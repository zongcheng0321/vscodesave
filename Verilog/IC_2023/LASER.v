==> flow/design.v <==
module LASER (
input CLK,  
input RST,  
input [3:0] X,  
input [3:0] Y,  
output reg [3:0] C1X,  
output reg [3:0] C1Y,  
output reg [3:0] C2X,  
output reg [3:0] C2Y,  
output reg DONE);  
reg [3:0] mov_cir_x;
reg [3:0] mov_cir_y;
reg [3:0] ob_x [39:0];  
reg [3:0] ob_y [39:0];  
localparam INPUT = 3'd0,  
           SET_C2_UPDATE_C1 = 3'd1,  
           SET_C1_UPDATE_C2 = 3'd2,  
           OUTPUT = 3'd7; 
reg [2:0] state;
reg [5:0] cnt;
reg first_step;  
wire [3:0] coor_max_x;
wire [3:0] coor_max_y;
wire [3:0] coor_min_x;
assign coor_max_x = first_step ? 4'd15 : 4'd13;
assign coor_max_y = first_step ? 4'd15 : 4'd12;
assign coor_min_x = first_step ? 4'd0  : 4'd2;  
wire [3:0] cir_x, cir_y;
assign cir_x = mov_cir_x;
assign cir_y = mov_cir_y;
wire [5:0] idx0;
assign idx0 = {cnt[3:0], 2'b00};  
wire [5:0] idx1;
assign idx1 = {cnt[3:0], 2'b01};  
wire [5:0] idx2;
assign idx2 = {cnt[3:0], 2'b10};  
wire [5:0] idx3;
assign idx3 = {cnt[3:0], 2'b11};  
wire [3:0] abs_cir_minus_x0, abs_cir_minus_y0;  
wire [3:0] abs_cir_minus_x1, abs_cir_minus_y1;  
wire [3:0] abs_cir_minus_x2, abs_cir_minus_y2;  
wire [3:0] abs_cir_minus_x3, abs_cir_minus_y3;  
assign abs_cir_minus_x0 = (cir_x >= ob_x[idx0]) ? (cir_x - ob_x[idx0]) : (ob_x[idx0] - cir_x);
assign abs_cir_minus_y0 = (cir_y >= ob_y[idx0]) ? (cir_y - ob_y[idx0]) : (ob_y[idx0] - cir_y);
assign abs_cir_minus_x1 = (cir_x >= ob_x[idx1]) ? (cir_x - ob_x[idx1]) : (ob_x[idx1] - cir_x);
assign abs_cir_minus_y1 = (cir_y >= ob_y[idx1]) ? (cir_y - ob_y[idx1]) : (ob_y[idx1] - cir_y);
assign abs_cir_minus_x2 = (cir_x >= ob_x[idx2]) ? (cir_x - ob_x[idx2]) : (ob_x[idx2] - cir_x);
assign abs_cir_minus_y2 = (cir_y >= ob_y[idx2]) ? (cir_y - ob_y[idx2]) : (ob_y[idx2] - cir_y);
assign abs_cir_minus_x3 = (cir_x >= ob_x[idx3]) ? (cir_x - ob_x[idx3]) : (ob_x[idx3] - cir_x);
assign abs_cir_minus_y3 = (cir_y >= ob_y[idx3]) ? (cir_y - ob_y[idx3]) : (ob_y[idx3] - cir_y);
reg cir_cover0, cir_cover1, cir_cover2, cir_cover3;  
reg [39:0] current_every_cover ;  
reg [39:0] best_every_cover_C1 ;  
reg [39:0] best_every_cover_C2 ;  
wire is_c1_state, best_every_cover_idx0, best_every_cover_idx1, best_every_cover_idx2, best_every_cover_idx3;
assign is_c1_state = (state == SET_C2_UPDATE_C1);
assign best_every_cover_idx0 = is_c1_state ? best_every_cover_C2[idx0] : best_every_cover_C1[idx0];
assign best_every_cover_idx1 = is_c1_state ? best_every_cover_C2[idx1] : best_every_cover_C1[idx1];
assign best_every_cover_idx2 = is_c1_state ? best_every_cover_C2[idx2] : best_every_cover_C1[idx2];
assign best_every_cover_idx3 = is_c1_state ? best_every_cover_C2[idx3] : best_every_cover_C1[idx3];
wire cover_OR0, cover_OR1, cover_OR2, cover_OR3;
assign cover_OR0 = cir_cover0 | best_every_cover_idx0;
assign cover_OR1 = cir_cover1 | best_every_cover_idx1;
assign cover_OR2 = cir_cover2 | best_every_cover_idx2;
assign cover_OR3 = cir_cover3 | best_every_cover_idx3;
wire [1:0] sum_01, sum_23; 
wire [2:0] sum_cover;
assign sum_01 = cover_OR0 + cover_OR1;
assign sum_23 = cover_OR2 + cover_OR3;
assign sum_cover = sum_01 + sum_23;
reg [5:0] total_cover; 
reg [5:0] total_cover_current;  
wire is_better_or_eq;  
assign is_better_or_eq = (total_cover_current >= total_cover);
wire scan_done;
assign scan_done = (mov_cir_x == coor_max_x && mov_cir_y == coor_max_y);
wire x_end;
assign x_end = (mov_cir_x == coor_max_x);
reg [3:0] best_C1X, best_C1Y, best_C2X, best_C2Y;
always @(*) begin
    case (abs_cir_minus_x0)  
        0: cir_cover0 = (abs_cir_minus_y0 <= 5'd4);
        1, 2: cir_cover0 = (abs_cir_minus_y0 <= 5'd3);
        3: cir_cover0 = (abs_cir_minus_y0 <= 5'd2);
        4: cir_cover0 = (abs_cir_minus_y0 == 0);
        default: cir_cover0 = 0;
    endcase
    case (abs_cir_minus_x1) 
        0: cir_cover1 = (abs_cir_minus_y1 <= 5'd4);
        1, 2: cir_cover1 = (abs_cir_minus_y1 <= 5'd3);
        3: cir_cover1 = (abs_cir_minus_y1 <= 5'd2);
        4: cir_cover1 = (abs_cir_minus_y1 == 0);
        default: cir_cover1 = 0;
    endcase
    case (abs_cir_minus_x2) 
        0: cir_cover2 = (abs_cir_minus_y2 <= 5'd4);
        1, 2: cir_cover2 = (abs_cir_minus_y2 <= 5'd3);
        3: cir_cover2 = (abs_cir_minus_y2 <= 5'd2);
        4: cir_cover2 = (abs_cir_minus_y2 == 0);
        default: cir_cover2 = 0;
    endcase
    case (abs_cir_minus_x3) 
        0: cir_cover3 = (abs_cir_minus_y3 <= 5'd4);
        1, 2: cir_cover3 = (abs_cir_minus_y3 <= 5'd3);
        3: cir_cover3 = (abs_cir_minus_y3 <= 5'd2);
        4: cir_cover3 = (abs_cir_minus_y3 == 0);
        default: cir_cover3 = 0;
    endcase
end
always @(posedge CLK or posedge RST) begin
    if (RST) begin
        DONE <= 1'b0;
        C1X <= 1'b0;
        C1Y <= 1'b0;
        C2X <= 1'b0;
        C2Y <= 1'b0;
        cnt <= 0;
        first_step <= 1'b1;  
        mov_cir_x <= 0;
        mov_cir_y <= 0;
        best_C1X <= 4'd0; best_C1Y <= 4'd0;
        best_C2X <= 4'd0; best_C2Y <= 4'd0;
        current_every_cover <= 0;
        best_every_cover_C1 <= 0;
        best_every_cover_C2 <= 0;
        total_cover_current <= 0;
        total_cover <= 0;
        state <= INPUT;
    end else begin
        case (state)
            INPUT: begin  
                ob_x[cnt] <= X;
                ob_y[cnt] <= Y;
                cnt <= cnt + 1'd1;
                if (cnt == 6'd39) begin
                    cnt <= 0;
                    state <= SET_C2_UPDATE_C1;
                end
            end 
            SET_C2_UPDATE_C1: begin
                if (cnt == 6'd10) begin  
                    cnt <= 0;
                    total_cover_current <= 0;
                    if (scan_done) begin  
                        total_cover <= 0;
                        best_C1X <= C1X;
                        best_C1Y <= C1Y;
                        first_step <= 1'b0;
                        if (best_C1X == C1X && best_C1Y == C1Y) begin
                            state <= OUTPUT;
                        end else begin
                            state <= SET_C1_UPDATE_C2;
                            mov_cir_x <= 4'd2;  
                            mov_cir_y <= 4'd2;
                        end
                    end else begin
                        if (is_better_or_eq) begin 
                            total_cover <= total_cover_current;
                            best_every_cover_C1 <= current_every_cover;
                            C1X <= mov_cir_x;
                            C1Y <= mov_cir_y;
                        end
                        if (x_end) begin  
                            mov_cir_x <= coor_min_x;  
                            mov_cir_y <= mov_cir_y + 1'd1;
                        end else begin
                            mov_cir_x <= mov_cir_x + 1'd1;
                        end
                    end
                end else begin
                    current_every_cover[idx0] <= cir_cover0;
                    current_every_cover[idx1] <= cir_cover1;
                    current_every_cover[idx2] <= cir_cover2;
                    current_every_cover[idx3] <= cir_cover3;
                    total_cover_current <= total_cover_current + {3'b00, sum_cover};
                    cnt <= cnt + 1'd1;
                end
            end
            SET_C1_UPDATE_C2: begin
                if (cnt == 6'd10) begin  
                    cnt <= 0;
                    total_cover_current <= 0;
                    if (scan_done) begin  
                        total_cover <= 0;
                        best_C2X <= C2X;
                        best_C2Y <= C2Y;
                        if (best_C2X == C2X && best_C2Y == C2Y) begin
                            state <= OUTPUT;
                        end else begin
                            state <= SET_C2_UPDATE_C1;
                            mov_cir_x <= 4'd2;  
                            mov_cir_y <= 4'd2;
                        end
                    end else begin
                        if (is_better_or_eq) begin  
                            total_cover <= total_cover_current;
                            best_every_cover_C2 <= current_every_cover;
                            C2X <= mov_cir_x;
                            C2Y <= mov_cir_y;
                        end
                        if (x_end) begin  
                            mov_cir_x <= 4'd2;  
                            mov_cir_y <= mov_cir_y + 1'd1;
                        end else begin
                            mov_cir_x <= mov_cir_x + 1'd1;
                        end
                    end
                end else begin
                    current_every_cover[idx0] <= cir_cover0;
                    current_every_cover[idx1] <= cir_cover1;
                    current_every_cover[idx2] <= cir_cover2;
                    current_every_cover[idx3] <= cir_cover3;
                    total_cover_current <= total_cover_current + {3'b00, sum_cover}; 
                    cnt <= cnt + 1'd1;
                end
            end
            OUTPUT: begin
                if (DONE == 1'b1) begin
                    DONE <= 1'b0;
                    C1X <= 1'b0;
                    C1Y <= 1'b0;
                    C2X <= 1'b0;
                    C2Y <= 1'b0;
                    cnt <= 0;
                    first_step <= 1'b1;  
                    mov_cir_x <= 0;
                    mov_cir_y <= 0;
                    best_C1X <= 4'd0; best_C1Y <= 4'd0;
                    best_C2X <= 4'd0; best_C2Y <= 4'd0;
                    current_every_cover <= 0;
                    best_every_cover_C1 <= 0;
                    best_every_cover_C2 <= 0;
                    total_cover_current <= 0;
                    total_cover <= 0;
                    state <= INPUT;
                end else begin
                    DONE <= 1'b1;
                end
            end
            default: ;
        endcase
    end
end
endmodule
## Tool chain data of LASER

Tool output for the design above, in the order of the flow.
Lines are those of the file above, counted from 1.
Operators: Yosys type, input widths -> output width; for muxes data width and select width s.
The mark -- stands for no value.

| set-up | value |
|---|---|
| top | LASER |
| clock input | CLK |
| standard-cell library | sky130hd |
| timing corner | tt_025C_1v80 |

## Elaborated design

Counts by Yosys on the flattened word-level netlist (proc, flatten, opt, wreduce). Print and check cells are left out.

| word-level totals | value |
|---|---|
| flip-flop bits (word level) | 503 |
| bits of input ports | 10 |
| output and inout port bits | 17 |
| elaborated cells | 442 |

| cells by class | value |
|---|---|
| add/subtract/negate cells | 27 |
| order comparisons | 21 |
| equal/unequal tests | 88 |
| shift-type cells | 16 |
| mux-type cells | 97 |
| bitwise gates (word level) | 17 |
| reduce/logical cells | 77 |

Operator list:

| cell | number |
|---|---|
| $shiftx 40x6->1 | 8 |
| $pmux 4 s11 | 6 |
| $pmux 40 s2 | 3 |
| $mux 40 | 5 |
| $shift 1x7->40 | 4 |
| $shift 1x7->40 const A | 4 |
| $and 40x40->40 | 4 |
| $or 40x40->40 | 4 |
| $not 40->40 | 4 |
| $mux 4 | 36 |
| $reduce_and 3->1 | 41 |
| $eq 6x5->1 const B | 16 |
| $pmux 4 s10 | 2 |
| $sub 4x4->4 | 16 |
| $pmux 4 s2 | 8 |
| $eq 6x4->1 const B | 8 |
| $eq 6x6->1 const B | 8 |
| $mux 6 | 7 |
| $eq 4x2->1 const B | 10 |
| $logic_not 4->1 | 9 |
| $le 4x2->1 const B | 8 |
| $eq 4x3->1 const B | 8 |
| $ge 4x4->1 | 8 |
| $logic_not 6->1 | 5 |
| $neg 6->7 | 4 |
| $eq 4x4->1 | 6 |
| $eq 6x3->1 const B | 4 |
| $pmux 6 s2 | 2 |

Not listed: further kinds 39, cells in them 95.

## Longest topological paths

Yosys ltp: most cells in a row. Word level: on the elaborated netlist, between registers, memories and ports. Mapped: between sequential cells and ports; inverters and the memories' decode and read muxes count.

| logic depth | value |
|---|---|
| depth after elaboration | 17 |
| ABC_AREA | 0 |
| mapped depth | 30 |
| mapped depth without buffers | 25 |

## After synthesis

Yosys stat after the flow's synthesis: flattened, memories mapped to cells. It holds for the ABC_AREA given above (unset counts as 0); a run with the other value may have another netlist.
Totals and module areas in this step are rounded.

Cell types:

| cell | number | total area (µm²) |
|---|---|---|
| sky130_fd_sc_hd__edfxtp_1 | 320 | 9.61E+03 |
| sky130_fd_sc_hd__dfrtp_1 | 182 | 4.55E+03 |
| sky130_fd_sc_hd__ha_1 | 82 | 1.03E+03 |
| sky130_fd_sc_hd__nand2_1 | 214 | 803.27 |
| sky130_fd_sc_hd__a22oi_1 | 91 | 683.155 |
| sky130_fd_sc_hd__a32o_1 | 49 | 490.47 |
| sky130_fd_sc_hd__mux4_2 | 20 | 450.432 |
| sky130_fd_sc_hd__o21ai_0 | 85 | 425.408 |
| sky130_fd_sc_hd__nand3_1 | 82 | 410.394 |
| sky130_fd_sc_hd__o211ai_1 | 52 | 390.374 |
| sky130_fd_sc_hd__fa_1 | 19 | 380.365 |
| sky130_fd_sc_hd__a221oi_1 | 41 | 359.094 |
| sky130_fd_sc_hd__buf_2 | 57 | 285.274 |
| sky130_fd_sc_hd__nor2_1 | 76 | 285.274 |
| sky130_fd_sc_hd__inv_1 | 58 | 217.709 |
| sky130_fd_sc_hd__mux2i_1 | 20 | 200.192 |
| sky130_fd_sc_hd__clkbuf_1 | 51 | 191.434 |
| sky130_fd_sc_hd__xor2_1 | 21 | 183.926 |

Other cell types: 70; their cells: 370.

| mapped netlist | value |
|---|---|
| mapped cells | 1890 |
| synthesis area | 0.024 mm² |
| flip-flop cells | 504 |
| buffers | 124 |

## Worst setup path after synthesis

Source: OpenSTA report_checks on the synthesized netlist (no wires, ideal clock, input and output delay 20% of the period each), path of least setup slack; recovery checks are left aside. Register names are those of the netlist, which keeps one name where synthesis merged equal registers.

| timing path post-synthesis | value |
|---|---|
| path kind | register to register |
| start point | reg cnt[1] |
| end point | reg total_cover_current[4] |
| period | 7.49 ns |
| launch time at the first pin | 0.000 ns |
| arrival | 6.198 ns |
| required time | 7.407 ns |
| path slack | 1.210 ns |
| path delay | 6.281 ns |
| stages | 27 |
| path buffers | 4 |
| synthesis period reached | 6.28 ns |

"path delay" = arrival - input delay + setup time.
"stages": output pins that drive a net of the path, with the launching flip-flop's if there is one; two outputs of one cell count as two.
"synthesis period reached" = period - worst setup slack (recovery checks aside). The figure is calculated, with input and output delays left at 20% of the set period.
The rows between start and end are the longest chain of elaborated cells between them; the timing report does not say that the signal goes this way. Where chains are equally long, one stands for them.
A line is the first line of the expression or statement that the cell stems from. Yosys adds cells for indexed reads and writes and turns some case tables into memories.
At most two assigning lines are given for a register; there are more.

| on the way, post-synthesis | value |
|---|---|
| path through | sky130_fd_sc_hd__dfrtp_1 sky130_fd_sc_hd__inv_1 sky130_fd_sc_hd__buf_1 sky130_fd_sc_hd__ha_1 sky130_fd_sc_hd__clkbuf_1 sky130_fd_sc_hd__nor2_1 sky130_fd_sc_hd__o21ai_0 sky130_fd_sc_hd__o41ai_4 sky130_fd_sc_hd__nand2_2 sky130_fd_sc_hd__buf_2 sky130_fd_sc_hd__a41oi_1 sky130_fd_sc_hd__ha_1 sky130_fd_sc_hd__fa_1 sky130_fd_sc_hd__a31o_2 sky130_fd_sc_hd__a32oi_1 sky130_fd_sc_hd__xor2_1 sky130_fd_sc_hd__a2111oi_1 sky130_fd_sc_hd__o21ai_1 sky130_fd_sc_hd__buf_6 sky130_fd_sc_hd__o311a_1 sky130_fd_sc_hd__fa_1 sky130_fd_sc_hd__inv_1 sky130_fd_sc_hd__fa_1 sky130_fd_sc_hd__fa_1 sky130_fd_sc_hd__a311oi_1 sky130_fd_sc_hd__o21ai_0 sky130_fd_sc_hd__o21ai_0 |
| length of the longest elaborated chain | 13 |
| elaborated cells between the ends (all ways) | 121 |
| those cells by class | 20 x add/sub; 20 x compare; 26 x eq/ne; 8 x shift; 26 x mux; 4 x logic; 17 x reduce/logical |

Ends and longest elaborated chain, post-synthesis:

| what | line | text |
|---|---|---|
| start: declaration | 20 | `reg [5:0] cnt;` |
| start: assignment | 134 | `cnt <= cnt + 1'd1;` |
| start: assignment | 176 | `cnt <= cnt + 1'd1;` |
| $eq 4x4->1 | 43 | `assign abs_cir_minus_x0 = (cir_x >= ob_x[idx0]) ? (cir_x - ob_x[idx0]) : (ob_x[idx0] - cir_x);` |
| $pmux 4 s10 | 43 |  |
| $sub 4x4->4 | 43 |  |
| $mux 4 | 43 |  |
| $eq 4x1->1 | 81 | `case (abs_cir_minus_x0)` |
| $reduce_or 2->1 | 81 |  |
| $pmux 1 s4 | 81 |  |
| $or 1x1->1 | 62 |  |
| $add 1x1->2 | 68 | `assign sum_01 = cover_OR0 + cover_OR1;` |
| $add 2x2->3 | 70 | `assign sum_cover = sum_01 + sum_23;` |
| $add 6x3->6 | 175 | `total_cover_current <= total_cover_current + {3'b00, sum_cover};` |
| $mux 6 | 141 | `if (cnt == 6'd10) begin` |
| $pmux 6 s2 | 130 | `case (state)` |
| end: assignment | 175 |  |
| end: assignment | 213 | `total_cover_current <= total_cover_current + {3'b00, sum_cover};` |
| end: declaration | 72 | `reg [5:0] total_cover_current;` |

## Timing after layout

From the final timing report of run 1: the path of least setup slack in the routed layout; clock arrival at registers is part of the times.

| timing path after layout | value |
|---|---|
| path kind | register to register |
| start point | reg cnt[0] |
| end point | reg total_cover_current[4] |
| period | 6.92 ns |
| launch time at the first pin | 0.60 ns |
| arrival | 7.12 ns |
| required time | 7.47 ns |
| path slack | 0.36 ns |
| stages | 25 |
| path buffers | 1 |

The rows between start and end are the longest chain of elaborated cells between them; the timing report does not say that the signal goes this way. Where chains are equally long, one stands for them.
At most two assigning lines are given for a register; there are more.

| on the way, after layout | value |
|---|---|
| path through | sky130_fd_sc_hd__dfrtp_2 sky130_fd_sc_hd__inv_1 sky130_fd_sc_hd__ha_1 sky130_fd_sc_hd__and2_1 sky130_fd_sc_hd__buf_4 sky130_fd_sc_hd__a22oi_1 sky130_fd_sc_hd__nand2_1 sky130_fd_sc_hd__a221oi_1 sky130_fd_sc_hd__a31oi_1 sky130_fd_sc_hd__ha_1 sky130_fd_sc_hd__fa_1 sky130_fd_sc_hd__a21boi_2 sky130_fd_sc_hd__o21ai_1 sky130_fd_sc_hd__mux2_2 sky130_fd_sc_hd__and3_1 sky130_fd_sc_hd__o211a_1 sky130_fd_sc_hd__o31ai_2 sky130_fd_sc_hd__and3_1 sky130_fd_sc_hd__fa_1 sky130_fd_sc_hd__inv_1 sky130_fd_sc_hd__fa_1 sky130_fd_sc_hd__fa_1 sky130_fd_sc_hd__a311oi_1 sky130_fd_sc_hd__o21ai_0 sky130_fd_sc_hd__o21ai_0 |
| length of the longest elaborated chain | 13 |
| elaborated cells between the ends (all ways) | 121 |
| those cells by class | 20 x add/sub; 20 x compare; 26 x eq/ne; 8 x shift; 26 x mux; 4 x logic; 17 x reduce/logical |

Ends and longest elaborated chain, after layout:

| what | line | text |
|---|---|---|
| start: declaration | 20 | `reg [5:0] cnt;` |
| start: assignment | 134 | `cnt <= cnt + 1'd1;` |
| start: assignment | 176 | `cnt <= cnt + 1'd1;` |
| $eq 4x4->1 | 43 | `assign abs_cir_minus_x0 = (cir_x >= ob_x[idx0]) ? (cir_x - ob_x[idx0]) : (ob_x[idx0] - cir_x);` |
| $pmux 4 s10 | 43 |  |
| $sub 4x4->4 | 43 |  |
| $mux 4 | 43 |  |
| $eq 4x1->1 | 81 | `case (abs_cir_minus_x0)` |
| $reduce_or 2->1 | 81 |  |
| $pmux 1 s4 | 81 |  |
| $or 1x1->1 | 62 |  |
| $add 1x1->2 | 68 | `assign sum_01 = cover_OR0 + cover_OR1;` |
| $add 2x2->3 | 70 | `assign sum_cover = sum_01 + sum_23;` |
| $add 6x3->6 | 175 | `total_cover_current <= total_cover_current + {3'b00, sum_cover};` |
| $mux 6 | 141 | `if (cnt == 6'd10) begin` |
| $pmux 6 s2 | 130 | `case (state)` |
| end: assignment | 175 |  |
| end: assignment | 213 | `total_cover_current <= total_cover_current + {3'b00, sum_cover};` |
| end: declaration | 72 | `reg [5:0] total_cover_current;` |

Lab notebook: LASER

Top module LASER; platform sky130hd; tools Yosys and OpenROAD; 2 stored runs in no particular order. Input and output delays are each 20% of the period that was set; the output load is 0.01 pF.
"clock period achieved" is the run's clock period less its worst setup slack. It is reckoned from that one timing run; input and output delays stay at 20% of the period that was set.
By "worst path time" is meant the share of the clock period that the worst setup path is allowed (20% is reserved at inputs, 20% at outputs), minus its slack. Clock arrival times at its registers enter into it.
"total design power": no workload was simulated; the value follows from the tool's default switching activity.
The measured numbers are rounded.

#### Run 1

| setting | value |
|---|---|
| period_ns | `6.92` |
| SETUP_SLACK_MARGIN | `-0.26` |
| CAP_MARGIN | `20` |
| CORE_MARGIN | `2` |
| CORE_UTILIZATION | `40` |
| SLEW_MARGIN | `20` |

| result | value |
|---|---|
| standard-cell area after routing | 0.027 mm² |
| post-route worst hold slack | 0.50 ns |
| clock period achieved | 6.564 ns |
| die area | 0.061 mm² |
| post-route setup TNS | 0.000 ns |
| worst path time | 6.56 ns |
| type of the worst setup path | register to register |
| total design power | 6100 µW |
| utilization of the finished layout | 45 % |
| worst setup slack after layout | 0.36 ns |
| post-synthesis cell area | 0.024 mm² |

#### Run 2

| setting | value |
|---|---|
| period_ns | `7.44` |
| CORE_UTILIZATION | `62` |
| PLACE_DENSITY | `0.73` |
| SLEW_MARGIN | `10` |
| MAX_ROUTING_LAYER | `met5` |
| CAP_MARGIN | `20` |
| CORE_MARGIN | `2` |

| result | value |
|---|---|
| standard-cell area after routing | 0.026 mm² |
| post-route worst hold slack | 0.50 ns |
| clock period achieved | 7.048 ns |
| die area | 0.04 mm² |
| post-route setup TNS | 0.000 ns |
| worst path time | 7.05 ns |
| type of the worst setup path | register to register |
| total design power | 5500 µW |
| utilization of the finished layout | 69 % |
| worst setup slack after layout | 0.39 ns |
| post-synthesis cell area | 0.024 mm² |
